==> flow/design.v <==
module bitsplit(
    input   clk,
    input   bit1_i,
    input   bit2_i,
    output  largebit_o,
    output  smallbit_o,
    input   swap_i,
    output  swap_o,
    input   run_i,
    output  run_o
    );
    reg     r_bit1;
    reg     r_bit2;
    reg     r_small_bit;
    reg     r_large_bit;
    reg     r_compare_result;
    reg     r_freeze_compare;
    reg [0:1]   r_swap;
    reg [0:1]   r_run;
    wire    w_different_bits;
    always @(posedge clk)
        begin
            if (~run_i) begin
                r_freeze_compare <= 0;      end
            else if (w_different_bits) begin
                r_freeze_compare <= 1;      end
        end
    always @(posedge clk)
        begin
            if (~run_i) begin
                r_compare_result <= 0;      end
            else if (~r_freeze_compare) begin
                if (bit1_i & ~bit2_i)   begin
                    r_compare_result <= 1;  end
                else begin
                    r_compare_result <= 0;  end
                end
        end
    always @(posedge clk)
        begin
            r_bit1 <= bit1_i;
            r_bit2 <= bit2_i;
            if (~r_compare_result) begin
                r_small_bit <= r_bit1;
                r_large_bit <= r_bit2;   end
            else begin
                r_small_bit <= r_bit2;
                r_large_bit <= r_bit1;   end
        end
    always @(posedge clk)
        begin
            r_swap[0] <= swap_i;
            r_swap[1] <= r_swap[0] | r_compare_result;
        end
    always @(posedge clk)
        begin
            r_run[0] <= run_i;
            r_run[1] <= r_run[0];
        end
    assign w_different_bits = bit1_i ^ bit2_i;
    assign largebit_o = r_large_bit;
    assign smallbit_o = r_small_bit;
    assign swap_o = r_swap[1];
    assign run_o = r_run[1];
endmodule
module intgenerator #(parameter N_BITS=8, parameter K_NUMBERS=8)
    (
    input   clk,
    input   rst,
    input   run_i,
    input   swap_i,
    output  done_o,
    output  interrupt_o
    );
    parameter P_PULSES = (2*(K_NUMBERS+11))/(N_BITS+4);
    parameter P_WIDTH = $clog2(P_PULSES)+1;
    reg               r_run_delay;
    reg               r_swap_delay;
    reg [P_WIDTH:0]   r_pulses;
    reg               r_done;
    always @(posedge clk)
        begin
            if (rst) begin
                r_run_delay <= 1'b0;
                r_swap_delay <= 1'b0;    end
            else begin
                r_run_delay <= run_i;
                r_swap_delay <= swap_i;  end
        end
    always @(posedge clk)
        begin
            if (rst || (r_pulses[P_WIDTH])) begin
                r_pulses <= P_PULSES - 1;            end
            else if (w_falling_run) begin
                if (~r_swap_delay) begin
                    r_pulses <= r_pulses - 1;        end
                else begin
                    r_pulses <= P_PULSES - 1;        end
                end
        end
    always @(posedge clk)
        begin
            if (w_falling_run & (~r_swap_delay)) begin
                r_done <= 1'b1;                      end
            else begin
                r_done <= 1'b0;                      end
        end
    assign w_falling_run = (~run_i) & r_run_delay;
    assign done_o = r_done;
    assign interrupt_o = r_pulses[P_WIDTH];
endmodule
module rungenerator #(parameter N_BITS=8)
    (
    input   clk,
    input   rst,
    input   start_i,
    input   all_sorted_i,
    output  run_o
    );
    reg [N_BITS+4-1:0]  r_count;
    reg     r_job_done;
    wire    w_ready_to_stop;
    wire    w_next_bit;
    always @(posedge clk)
        begin
            if (rst) begin
                r_count <= {{N_BITS{1'd0}},4'b0000};             end
            else if(start_i) begin
                r_count <= {{N_BITS{1'd1}},4'b0000};             end
            else  begin
                r_count <= {r_count[N_BITS+4-2:0],w_next_bit};   end
        end
    always @(posedge clk)
        begin
            if (rst) begin
                r_job_done <= 1'b1;          end
            else if (all_sorted_i) begin
                r_job_done <= 1'b1;          end
            else if (start_i) begin
                r_job_done <= 1'b0;          end
        end
    assign w_ready_to_stop = ~r_count[0];
    assign w_next_bit = (r_job_done & w_ready_to_stop) ? 1'b0 : r_count[N_BITS+4-1];
    assign run_o = r_count[0];
endmodule
module stageen #(parameter N_BITS=8)
(
    input   clk,
    input   load,
    input  [N_BITS-1:0] data_i,
    output [N_BITS-1:0] data_o,
    input   swap_i,
    output  swap_o,
    input   run_i,
    input   run_late_i,
    output  run_o,
    input   bit_i,
    output  bit_o,
    input   value_i,
    output  value_o
    );
    reg[N_BITS-1:0]    r_data;
    wire    w_large_bit;
    wire    w_small_bit;
    wire    w_swap_o;
    wire    w_run_o;
    always @(posedge clk)
        begin
            if (load) begin
                r_data <= data_i;                        end
            else if (run_i | run_late_i) begin
                r_data <= {r_data[N_BITS-2:0],value_i};  end
        end
    bitsplit split_module (
        .clk(clk),
        .bit1_i(bit_i),
        .bit2_i(r_data[N_BITS-1]),
        .largebit_o(w_large_bit),
        .smallbit_o(w_small_bit),
        .swap_i(swap_i),
        .swap_o(w_swap_o),
        .run_i(run_i),
        .run_o(w_run_o)
        );
    assign data_o = r_data;
    assign swap_o = w_swap_o;
    assign run_o = w_run_o;
    assign bit_o = w_large_bit;
    assign value_o = w_small_bit;
endmodule
module bublesort #(parameter N_BITS = 8, parameter K_NUMBERS = 49)
    (
    input   clk,
    input   rst,
    input   [K_NUMBERS-1:0] load_i,
    input   [K_NUMBERS*N_BITS-1:0] writedata_i,
    output  [K_NUMBERS*N_BITS-1:0] readdata_o,
    input   start_i,
    output  done_o,
    output  interrupt_o,
    input   abort_i
    );
    genvar     i;
    reg [0:1]   r_value_66;
    reg [0:1]   r_run_late_66;
    wire w_runback;
    wire w_swapback;
    wire w_done;
    wire w_interrupt;
    wire [K_NUMBERS+1:0]    w_run_up;
    wire [K_NUMBERS:0]      w_swap_up;
    wire [K_NUMBERS:0]      w_bit_up;
    wire [K_NUMBERS:0]      w_value_down;
    rungenerator #(.N_BITS(N_BITS))
    run_module (
        .clk(clk),
        .rst(rst),
        .start_i(start_i),
        .all_sorted_i(w_done),
        .run_o(w_run)
    );
    intgenerator #(.N_BITS(N_BITS),.K_NUMBERS(K_NUMBERS))
    interrupt_module (
        .clk(clk),
        .rst(rst),
        .run_i(w_runback),
        .swap_i(w_swapback),
        .done_o(w_done),
        .interrupt_o(w_interrupt)
    );
generate
    for (i=0; i < K_NUMBERS; i=i+1) begin : STAGEN
        stageen #(.N_BITS(N_BITS))
        stage (
            .clk(clk),
            .load(load_i[i]),
            .data_i(writedata_i[(i+1)*N_BITS-1:(i+0)*N_BITS]),
            .data_o(readdata_o[(i+1)*N_BITS-1:(i+0)*N_BITS]),
            .swap_i(w_swap_up[i]),
            .swap_o(w_swap_up[i+1]),
            .run_i(w_run_up[i]),
            .run_late_i(w_run_up[i+2]),
            .run_o(w_run_up[i+1]),
            .bit_i(w_bit_up[i]),
            .bit_o(w_bit_up[i+1]),
            .value_i(w_value_down[i+1]),
            .value_o(w_value_down[i])
        );
    end
endgenerate
    always @(posedge clk)
        begin
            r_value_66[0] <= w_bit_up[K_NUMBERS];
            r_value_66[1] <= r_value_66[0];
        end
    always @(posedge clk)
        begin
            r_run_late_66[0] <= w_runback;
            r_run_late_66[1] <= r_run_late_66[0];
        end
    assign w_value_down[K_NUMBERS] = r_value_66[1];
    assign w_run_up[K_NUMBERS+1] = r_run_late_66[1];
    assign w_swap_up[0] = 1'b0;
    assign w_bit_up[0] = 1'b0;
    assign w_runback = w_run_up[K_NUMBERS];
    assign w_run_up[0] = w_run;
    assign w_swapback = w_swap_up[K_NUMBERS];
    assign done_o = w_done;
    assign interrupt_o = w_interrupt;
endmodule
======== From RTL to reports: bublesort ========
The steps from the RTL of bublesort to its reports follow in flow order.
Lines are those of the file above, counted from 1.
Library cell names are shortened.
A cell with -- has no value.
inputs
  design top .............................. bublesort
  clock ................................... clk
  cell library ............................ sky130hd
  corner .................................. tt_025C_1v80

======== Word level ========
Yosys after proc, flatten, opt, wreduce and memory -nomap, before mapping. Memory bits, and registers merged into a memory's read port (data or address), are not among the register bits. Print and check cells are not counted. Equal cells are merged and count once.
word-level totals
  register bits after elaboration ......... 901
  bits of input ports ..................... 445
  output and inout port bits .............. 394
  cells after elaboration ................. 992
operators by class
  add/sub/neg operators ................... 1
  muxes and demuxes ....................... 246
  bitwise logic cells ..................... 246
  reductions and logical operators ........ 53
operator list
  operator                                           count
  2-to-1 mux 8 bit                                   98
  2-to-1 mux 1 bit                                   146
  nonzero test 2 bit                                 49
  OR 1 bit                                           96
  AND 1 bit                                          51
  inverter 1 bit                                     51
  bitwise XOR 1 bit                                  48
  2-to-1 mux 12 bit                                  1
  subtractor 6 x 1 -> 6 bit (second input constant)  1
  2-to-1 mux 6 bit                                   1
  OR reduction 2 bit                                 2
  OR reduction 3 bit                                 1
  logical OR 1 bit                                   1

======== Depth ========
Longest topological path by Yosys (ltp), each cell counted once; first at word level (registers and memories cut), then after technology mapping (sequential cells cut; the memories' decode and read muxes count).
logic depth
  word-level depth ........................ 4
  ABC_AREA ................................ 0
  depth in mapped cells ................... 5
  mapped depth without buffers ............ 5

======== Netlist ========
Yosys stat after the flow's synthesis: flattened, memories mapped to cells. It holds for the ABC_AREA given above (unset counts as 0); a run with the other value may have another netlist.
cells by type
  cell      count  area in all (µm²)
  edfxtp_1  392    1.18E+04
  dfxtp_1   509    1.02E+04
  mux2_2    488    5495.27
  ha_1      49     613.088
  mux2i_1   49     490.47
  inv_1     99     371.606
  buf_4     49     367.853
  a21boi_0  48     360.346
  nor2b_1   50     312.8
  or3_1     49     306.544
  or2_2     47     294.032
  buf_2     51     255.245
  nor2_1    24     90.086
  nor3_2    3      30.029
  and2_1    3      18.768
  o41ai_2   1      16.266
  nand3b_1  2      15.014
  o21ai_0   3      15.014
Not listed: further types 9, cells in them 11.
mapped netlist
  cells in the netlist .................... 1927
  synthesis area .......................... 31089.8 µm²
  area of sequential cells ................ 21961.1 µm²
  flip-flop cells ......................... 901
  buffer cells ............................ 100
By module: a second synthesis without flattening, with its own total; a netlist apart from the flattened one above.
unflattened totals
  cells (unflattened synthesis) ........... 1898
  area (unflattened synthesis) ............ 31285.0 µm²
Each row is one instance without its submodules.
by module
  module                    instances  cells  area (µm²)  sequential area (µm²)
  stageen #(N_BITS=8)       49         18     347.8       240.2
  bitsplit                  49         19     272.8       200.2
  intgenerator              1          41     396.6       180.2
  rungenerator #(N_BITS=8)  1          39     395.4       260.2
  bublesort                 1          5      83.8        80.1

======== Timing after synthesis ========
Path of least setup slack by OpenSTA after synthesis, without wires, with an ideal clock, recovery checks aside; 20% of the period is set as input and as output delay. Where synthesis merged equal registers, the netlist keeps one of their names.
path post-synthesis
  path type ............................... input port to flip-flop
  start point ............................. input port load_i[0]
  end point ............................... register STAGEN[0].stage.r_data[0]
  period .................................. 1.2 ns
  input delay ............................. 0.240 ns
  setup time .............................. 0.294 ns
  time at the first pin ................... 0.240 ns
  data arrival time ....................... 0.891 ns
  data required time ...................... 0.906 ns
  setup slack ............................. 0.014 ns
  path delay .............................. 0.945 ns
  stages .................................. 2
  path buffers ............................ 1
  synthesis period reached ................ 1.186 ns
"path delay" is the arrival time less input delay plus setup time.
"stages" counts driving pins, that of a launching flip-flop among them; a cell with two outputs on the path counts twice.
"synthesis period reached" = period - worst setup slack (recovery checks aside). The figure is calculated, with input and output delays left at 20% of the set period.
Between the ends stands the longest chain of elaborated cells between them, by number of cells; it is not shown to be the way that was timed. Of several equally long chains one is given.
Each line given opens the expression or statement behind the cell; cells for indexed reads and writes are added by Yosys, which also makes memories of some case tables.
The path ends at the enable pin of a flip-flop; only ways to that pin are counted.
between the ends, post-synthesis
  cell sequence ........................... buf_2 -> or3_1
  length of the longest elaborated chain .. 1
  elaborated cells between the ends (all ways) .. 1
  source lines of those cells ............. 0
  classes of those cells .................. reduce/logical (1)
ends and longest elaborated chain, post-synthesis
  element             line  source
  start, declared     195   input   [K_NUMBERS-1:0] load_i,
  nonzero test 2 bit  --
  end, assigned       170   r_data <= data_i;                        end
  end, assigned       172   r_data <= {r_data[N_BITS-2:0],value_i};  end
  end, declared       162   reg[N_BITS-1:0]    r_data;

======== Worst path after layout ========
Path of least setup slack in the final report of entry A (OpenROAD, finished layout, wires in). Where an end is a register, its clock arrival counts in the times.
path post-layout
  path type ............................... flip-flop to output port
  start point ............................. register STAGEN[40].stage.r_data[4]
  end point ............................... output port readdata_o[324]
  period .................................. 1.44 ns
  output delay ............................ 0.29 ns
  time at the first pin ................... 0.62 ns
  data arrival time ....................... 1.31 ns
  data required time ...................... 1.15 ns
  setup slack ............................. -0.16 ns
  stages .................................. 2
  path buffers ............................ 1
between the ends, post-layout
  cell sequence ........................... edfxtp_1 -> buf_12
  length of the longest elaborated chain .. 0
  elaborated cells between the ends (all ways) .. 0
  source lines of those cells ............. 0
ends and longest elaborated chain, post-layout
  element          line  source
  start, declared  162   reg[N_BITS-1:0]    r_data;
  start, assigned  170   r_data <= data_i;                        end
  start, assigned  172   r_data <= {r_data[N_BITS-2:0],value_i};  end
  end, declared    197   output  [K_NUMBERS*N_BITS-1:0] readdata_o,

Memo
Re: implementation data of bublesort

Below are 2 stored runs of the flow (Yosys, OpenROAD; platform sky130hd) on bublesort, each with its settings and what was measured, unordered. Constraints: input delay and output delay 20% of the set period each, output load 0.01 pF.
"achieved clock period (ns)": clock period set for the run, less the worst setup slack. It is reckoned from that one timing run; input and output delays stay at 20% of the period that was set.
"worst setup path time (ns)": the worst setup path's part of the clock period (all of it between registers, 20% less for each end at a port) less its slack. A launch clock that arrives late makes it longer, a capture clock that arrives late makes it shorter.
"finish__power__total": no workload was simulated; the value follows from the tool's default switching activity.

Flow files of entry A
==> flow/run.sh <==
#!/bin/bash
# the make line also repeats the synthesis and layout settings of config.mk as NAME=value (left out here)
make -C /OpenROAD-flow-scripts/flow DESIGN_CONFIG=/design/flow/config.mk WORK_HOME=/design/flow/orfs CLKGATE_MAP_FILE= finish
==> flow/config.mk <==
export PLATFORM = sky130hd
export DESIGN_NAME = bublesort
export DESIGN_NICKNAME = bublesort
export VERILOG_FILES = /design/flow/design.v
export SDC_FILE = /design/flow/constraint.sdc
export NUM_CORES = 4
export LEC_CHECK = 0
export CAP_MARGIN = 20
export CORE_MARGIN = 2
export CORE_UTILIZATION = 50
export SLEW_MARGIN = 20
==> flow/constraint.sdc <==
create_clock -name core_clock -period 1.44 [get_ports {clk}]
set_input_delay 0.2880 -clock core_clock [delete_from_list [all_inputs] [get_ports {clk}]]
set_output_delay 0.2880 -clock core_clock [all_outputs]
set_load 0.01 [all_outputs]

report of entry A
yosys chip area after synthesis (um^2): 31089.8
finish__design__die__area: 64191.3
finish__design__instance__area__stdcell: 44442.6
finish__design__instance__utilization: 0.7215
finish__timing__setup__ws: -0.160
finish__timing__setup__tns: -10.167
finish__timing__hold__ws: 0.281
finish__power__total: 5.993e-02
achieved clock period (ns): 1.600
worst setup path time (ns): 1.31
worst setup path kind: flip-flop to output port

Flow files of entry B
==> flow/run.sh <==
#!/bin/bash
# the make line also repeats the synthesis and layout settings of config.mk as NAME=value (left out here)
make -C /OpenROAD-flow-scripts/flow DESIGN_CONFIG=/design/flow/config.mk WORK_HOME=/design/flow/orfs CLKGATE_MAP_FILE= finish
==> flow/config.mk <==
export PLATFORM = sky130hd
export DESIGN_NAME = bublesort
export DESIGN_NICKNAME = bublesort
export VERILOG_FILES = /design/flow/design.v
export SDC_FILE = /design/flow/constraint.sdc
export NUM_CORES = 4
export LEC_CHECK = 0
export CAP_MARGIN = 20
export CELL_PAD_IN_SITES_GLOBAL_PLACEMENT = 0
export CORE_MARGIN = 2
export CORE_UTILIZATION = 51
export CTS_CLUSTER_DIAMETER = 389
export GPL_TIMING_DRIVEN = 1
export MIN_ROUTING_LAYER = met1
export PLACE_DENSITY = 0.44
export SLEW_MARGIN = 20
export TNS_END_PERCENT = 5
==> flow/constraint.sdc <==
create_clock -name core_clock -period 1.75 [get_ports {clk}]
set_input_delay 0.3500 -clock core_clock [delete_from_list [all_inputs] [get_ports {clk}]]
set_output_delay 0.3500 -clock core_clock [all_outputs]
set_load 0.01 [all_outputs]

report of entry B
yosys chip area after synthesis (um^2): 31089.8
finish__design__die__area: 62950.8
finish__design__instance__area__stdcell: 43385.4
finish__design__instance__utilization: 0.7188
finish__timing__setup__ws: 0.039
finish__timing__setup__tns: 0.000
finish__timing__hold__ws: 0.313
finish__power__total: 4.869e-02
achieved clock period (ns): 1.711
worst setup path time (ns): 1.36
worst setup path kind: flip-flop to output port
